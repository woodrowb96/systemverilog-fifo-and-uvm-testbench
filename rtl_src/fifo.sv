==> flow/design.v <==
module fifo#(parameter LENGTH = 16, WIDTH = 8,ADDR_WIDTH = $clog2(LENGTH))
(
	input logic clk,
	input logic reset_n,			 
	input logic [WIDTH-1:0] wr_data,	 
	input logic wr,				 
	input logic rd,				 
	output logic [WIDTH-1:0] rd_data,	 
	output logic [ADDR_WIDTH:0] item_count,	 
	output logic full,			
	output logic empty,
	output logic underflow,
	output logic overflow
);	
	logic [WIDTH-1:0] buffer [LENGTH-1:0];	 
	logic [ADDR_WIDTH-1:0] wr_addr,rd_addr;	 
	assign full = (item_count == LENGTH);
	assign empty = (item_count == 'd0);	
	always_ff @(posedge clk,negedge reset_n) begin
		if(!reset_n) begin					 
			for(int i=0;i<LENGTH;i++) buffer[i] <= 0; 	 
			wr_addr <= 'd0;					 
		end 
		else if(wr && (~full || rd)) begin			 
		 	wr_addr <= wr_addr + 'd1;			 
			buffer[wr_addr]  <= wr_data;			 
		end
	end
	always_ff @(posedge clk,negedge reset_n) begin	
		if(!reset_n) begin			 
			rd_addr	<= 'd0;			 
			rd_data <= 'd0;
		end
		else if(rd && ~empty) begin		 
		 	rd_addr <= rd_addr + 'd1;	 
			rd_data <= buffer[rd_addr];	 
		end
	end
	always_ff @(posedge clk,negedge reset_n)
		if(!reset_n) 			overflow <= 'd0;	 
		else if(full && wr && !rd)	overflow <= 'd1;	 
		else 				overflow <= 'd0;	 
	always_ff @(posedge clk,negedge reset_n)
		if(!reset_n) 		underflow <= 'd0;		 
		else if(empty && rd)	underflow <= 'd1;		 
		else 			underflow <= 'd0;		 
	always_ff @(posedge clk, negedge reset_n)
		if(!reset_n) item_count <= 'd0;					 
		else begin
			casez({wr,rd,!full,!empty})
				4'b01?1: item_count <= item_count - 'd1;	 
				4'b101?: item_count <= item_count + 'd1;	 
				4'b1110: item_count <= item_count + 'd1;	 
				default: item_count <= item_count;		 
			endcase	
		end
endmodule
# --- Reports on fifo ---
# The steps from the RTL of fifo to its reports follow in flow order.
# Lines are those of the file above, counted from 1.
# Operators carry their Yosys type and port widths (W data, S select, Z words).
# Library cell names are shortened.
inputs:
  top: "fifo"
  clock_port: "clk"
  library: "sky130hd"
  pvt_corner: "tt_025C_1v80"

# --- Word-level counts ---
# Source: Yosys, flattened and elaborated. Widths are those after wreduce. Registers that Yosys merges into a memory's read port (data or address) are not register bits. Print and check cells do not count. Equal cells are merged and count once.
word_totals:
  reg_bits: 151
  elab_cells: 96
classes:
  n_addsub: 4
  n_eq: 34
  mux: 4
  logic: 2
  reduce_and_logical: 30
op_table:
  columns: ["operator", "count"]
  rows:
  - ["$pmux W8 S16", 1]
  - ["$eq A4 B4 Y1 const B", 17]
  - ["$reduce_and A2 Y1", 16]
  - ["$eq A4 B3 Y1 const B", 8]
  - ["$eq A4 B2 Y1 const B", 4]
  - ["$pmux W5 S2", 1]
  - ["$add A4 B1 Y4 const B", 2]
  - ["$eq A4 B1 Y1 const B", 2]
  - ["$logic_not A4 Y1", 2]
  - ["$logic_and A1 B1 Y1", 5]
  - ["$add A5 B1 Y5 const B", 1]
  - ["$sub A5 B1 Y5 const B", 1]
  - ["$eq A5 B5 Y1 const B", 1]
  - ["$logic_not A5 Y1", 1]
  - ["$logic_not A1 Y1", 3]
  - ["$eq A3 B2 Y1 const B", 1]
  - ["$eq A3 B3 Y1 const B", 1]
  - ["$not A1 Y1", 2]
  - ["$reduce_bool A2 Y1", 1]
  - ["$reduce_or A2 Y1", 1]
  - ["$mux W1", 2]
  - ["$logic_or A1 B1 Y1", 1]

# --- Longest topological paths ---
# Yosys ltp: most cells in a row. Word level: on the elaborated netlist, between registers, memories and ports. Mapped: between sequential cells and ports; inverters and the memories' decode and read muxes count.
logic_depth:
  depth_word: 5
  abc_area: 0
  ltp_mapped: 10

# --- Netlist ---
# The flow's flattened synthesis, as Yosys stat reports it; memories are mapped. The netlist is that of the ABC_AREA named above (0 if unset); the other value can give another one.
# The area totals of this step are shown rounded.
by_type:
  columns: ["cell", "count"]
  rows:
  - ["dfrtp_1", 151]
  - ["mux2_1", 130]
  - ["a22oi_1", 25]
  - ["ha_1", 11]
  - ["mux2i_1", 13]
  - ["clkbuf_1", 31]
  - ["nand2_1", 27]
  - ["a222oi_1", 9]
  - ["xnor2_1", 9]
  - ["nand3_1", 11]
  - ["nand3b_1", 7]
  - ["a21oi_1", 10]
  - ["nand4_2", 4]
  - ["o22ai_1", 8]
  - ["nor2_1", 13]
  - ["o21ai_0", 9]
  - ["a221oi_1", 5]
  - ["a311oi_1", 5]
# Not listed: further types 35, cells in them 86.
synth_totals:
  mapped_cells: 564
  area_um2: 7139
  ff_cells: 151
  buf_cells: 37

# --- Timing after synthesis ---
# Path of least setup slack by OpenSTA after synthesis, without wires, with an ideal clock, recovery checks aside; 20% of the period is set as input and as output delay. Where synthesis merged equal registers, the netlist keeps one of their names.
synth_path:
  kind: "in2reg"
  startpoint: "input port rd"
  endpoint: "register item_count[4]"
  clock_period_ns: 6.12
  in_delay_ns: 1.224
  setup_time_ns: 0.126
  launch_ns: 1.224
  t_arrival_ns: 3.261
  t_required_ns: 5.994
  setup_slack_ns: 2.733
  delay_ns: 2.163
  path_stages: 8
  synth_period_reached_ns: 3.387
# "delay_ns" is the arrival time less input delay plus setup time.
# "path_stages" counts driving pins, that of a launching flip-flop among them; a cell with two outputs on the path counts twice.
# "synth_period_reached_ns" is the clock period less the worst setup slack; recovery checks do not enter. This is arithmetic on one report: input and output delays are still those of the set period (20% each).
# Between the ends stands the longest chain of elaborated cells between them, by number of cells; it is not shown to be the way that was timed. Of several equally long chains one is given.
# Each line given opens the expression or statement behind the cell; cells for indexed reads and writes are added by Yosys, which also makes memories of some case tables.
# A register here has more assigning lines than the two given.
synth_between:
  cell_sequence: "a21boi_1 > clkbuf_1 > nor2_1 > fa_1 > nand2b_1 > a211oi_1 > a311oi_1 > a221o_1"
  elab_chain_len: 3
  cells_between: 6
  lines_between: 1
  cone_classes: "eq/ne (3); mux (1); reduce/logical (2)"
synth_lines:
  columns: ["element", "line", "text"]
  rows:
  - ["start: declaration", 7, "input logic rd,"]
  - ["$eq A4 B4 Y1", 50, "casez({wr,rd,!full,!empty})"]
  - ["$reduce_or A2 Y1", null, null]
  - ["$pmux W5 S2", 50, null]
  - ["end: assignment", 51, "4'b01?1: item_count <= item_count - 'd1;"]
  - ["end: assignment", 52, "4'b101?: item_count <= item_count + 'd1;"]
  - ["end: declaration", 9, "output logic [ADDR_WIDTH:0] item_count,"]

# --- Timing after layout ---
# Path of least setup slack in the final report of record 1 (OpenROAD, finished layout, wires in). Where an end is a register, its clock arrival counts in the times.
layout_path:
  kind: "reg2reg"
  startpoint: "register item_count[3]"
  endpoint: "register item_count[4]"
  clock_period_ns: 2.96
  setup_time_ns: 0.11
  launch_ns: 0.42
  t_arrival_ns: 2.86
  t_required_ns: 3.27
  setup_slack_ns: 0.41
  path_stages: 10
# Between the ends stands the longest chain of elaborated cells between them, by number of cells; it is not shown to be the way that was timed. Of several equally long chains one is given.
# A register here has more assigning lines than the two given.
layout_between:
  cell_sequence: "dfrtp_2 > or4_4 > buf_6 > o21ai_4 > nor2_4 > fa_2 > nand2b_4 > a211oi_4 > a311oi_1 > a221o_1"
  elab_chain_len: 5
  cells_between: 12
  cone_classes: "add/sub (2); eq/ne (4); mux (1); reduce/logical (5)"
layout_lines:
  columns: ["element", "line", "text"]
  rows:
  - ["start: declaration", 9, "output logic [ADDR_WIDTH:0] item_count,"]
  - ["start: assignment", 51, "4'b01?1: item_count <= item_count - 'd1;"]
  - ["start: assignment", 52, "4'b101?: item_count <= item_count + 'd1;"]
  - ["$logic_not A5 Y1", 18, "assign empty = (item_count == 'd0);"]
  - ["$logic_not A1 Y1", 50, "casez({wr,rd,!full,!empty})"]
  - ["$eq A4 B4 Y1", 50, null]
  - ["$reduce_or A2 Y1", null, null]
  - ["$pmux W5 S2", 50, null]
  - ["end: assignment", 51, null]
  - ["end: assignment", 52, null]
  - ["end: declaration", 9, null]

# 2 stored runs of fifo in the flow (synthesis by Yosys, layout by OpenROAD, sky130hd cells), in arbitrary order. Constraints: input delay and output delay 20% of the set period each, output load 0.01 pF.
# "achievedPeriod_ns" is the run's clock period less its worst setup slack. It is reckoned from that one timing run; input and output delays stay at 20% of the period that was set.
# "worstPathTime_ns" = time allowed to the worst setup path (clock period - input delay - output delay, where it has them) - its slack; a late launch clock adds to it, a late capture clock takes from it.
# "totalPower_mw" is the tool's figure for a default switching activity; nothing was simulated.
# The measured numbers are rounded.
runs:
  - name: "record 1"
    settings:
      period_ns: 2.96
      CORE_UTILIZATION: 43
      SETUP_SLACK_MARGIN: 0.58
      PLACE_DENSITY_LB_ADDON: 0.17
      CORE_ASPECT_RATIO: 1.06
      CORE_MARGIN: 9
      CELL_PAD_IN_SITES_DETAIL_PLACEMENT: 1
      CTS_CLUSTER_SIZE: 74
      MIN_ROUTING_LAYER: "met1"
      CAP_MARGIN: 20
      SLEW_MARGIN: 20
    results:
      finish.stdcell_area_um2: 8717
      setup_tns_ns: 0.000
      utilization_pct: 53.6
      timing.setup.ws_ns: 0.411
      totalPower_mw: 9.861
      die_footprint_um2: 21570
      worstPathTime_ns: 2.55
      timing.worst_path_kind: "reg2reg"
      achievedPeriod_ns: 2.549
      yosys.chip_area_um2: 7139
  - name: "record 2"
    settings:
      period_ns: 2.44
      CORE_UTILIZATION: 15
      SETUP_SLACK_MARGIN: 0.35
      PLACE_DENSITY: 0.68
      HOLD_SLACK_MARGIN: 0.02
      CORE_ASPECT_RATIO: 0.54
      TNS_END_PERCENT: 5
      CTS_CLUSTER_SIZE: 87
      MIN_ROUTING_LAYER: "met2"
      CAP_MARGIN: 20
      CORE_MARGIN: 2
      SLEW_MARGIN: 20
    results:
      setup_tns_ns: -0.045
      die_footprint_um2: 49440
      utilization_pct: 22.2
      achievedPeriod_ns: 2.485
      totalPower_mw: 14.22
      timing.setup.ws_ns: -0.045
      worstPathTime_ns: 2.48
      timing.worst_path_kind: "reg2reg"
      yosys.chip_area_um2: 7139
      finish.stdcell_area_um2: 10360
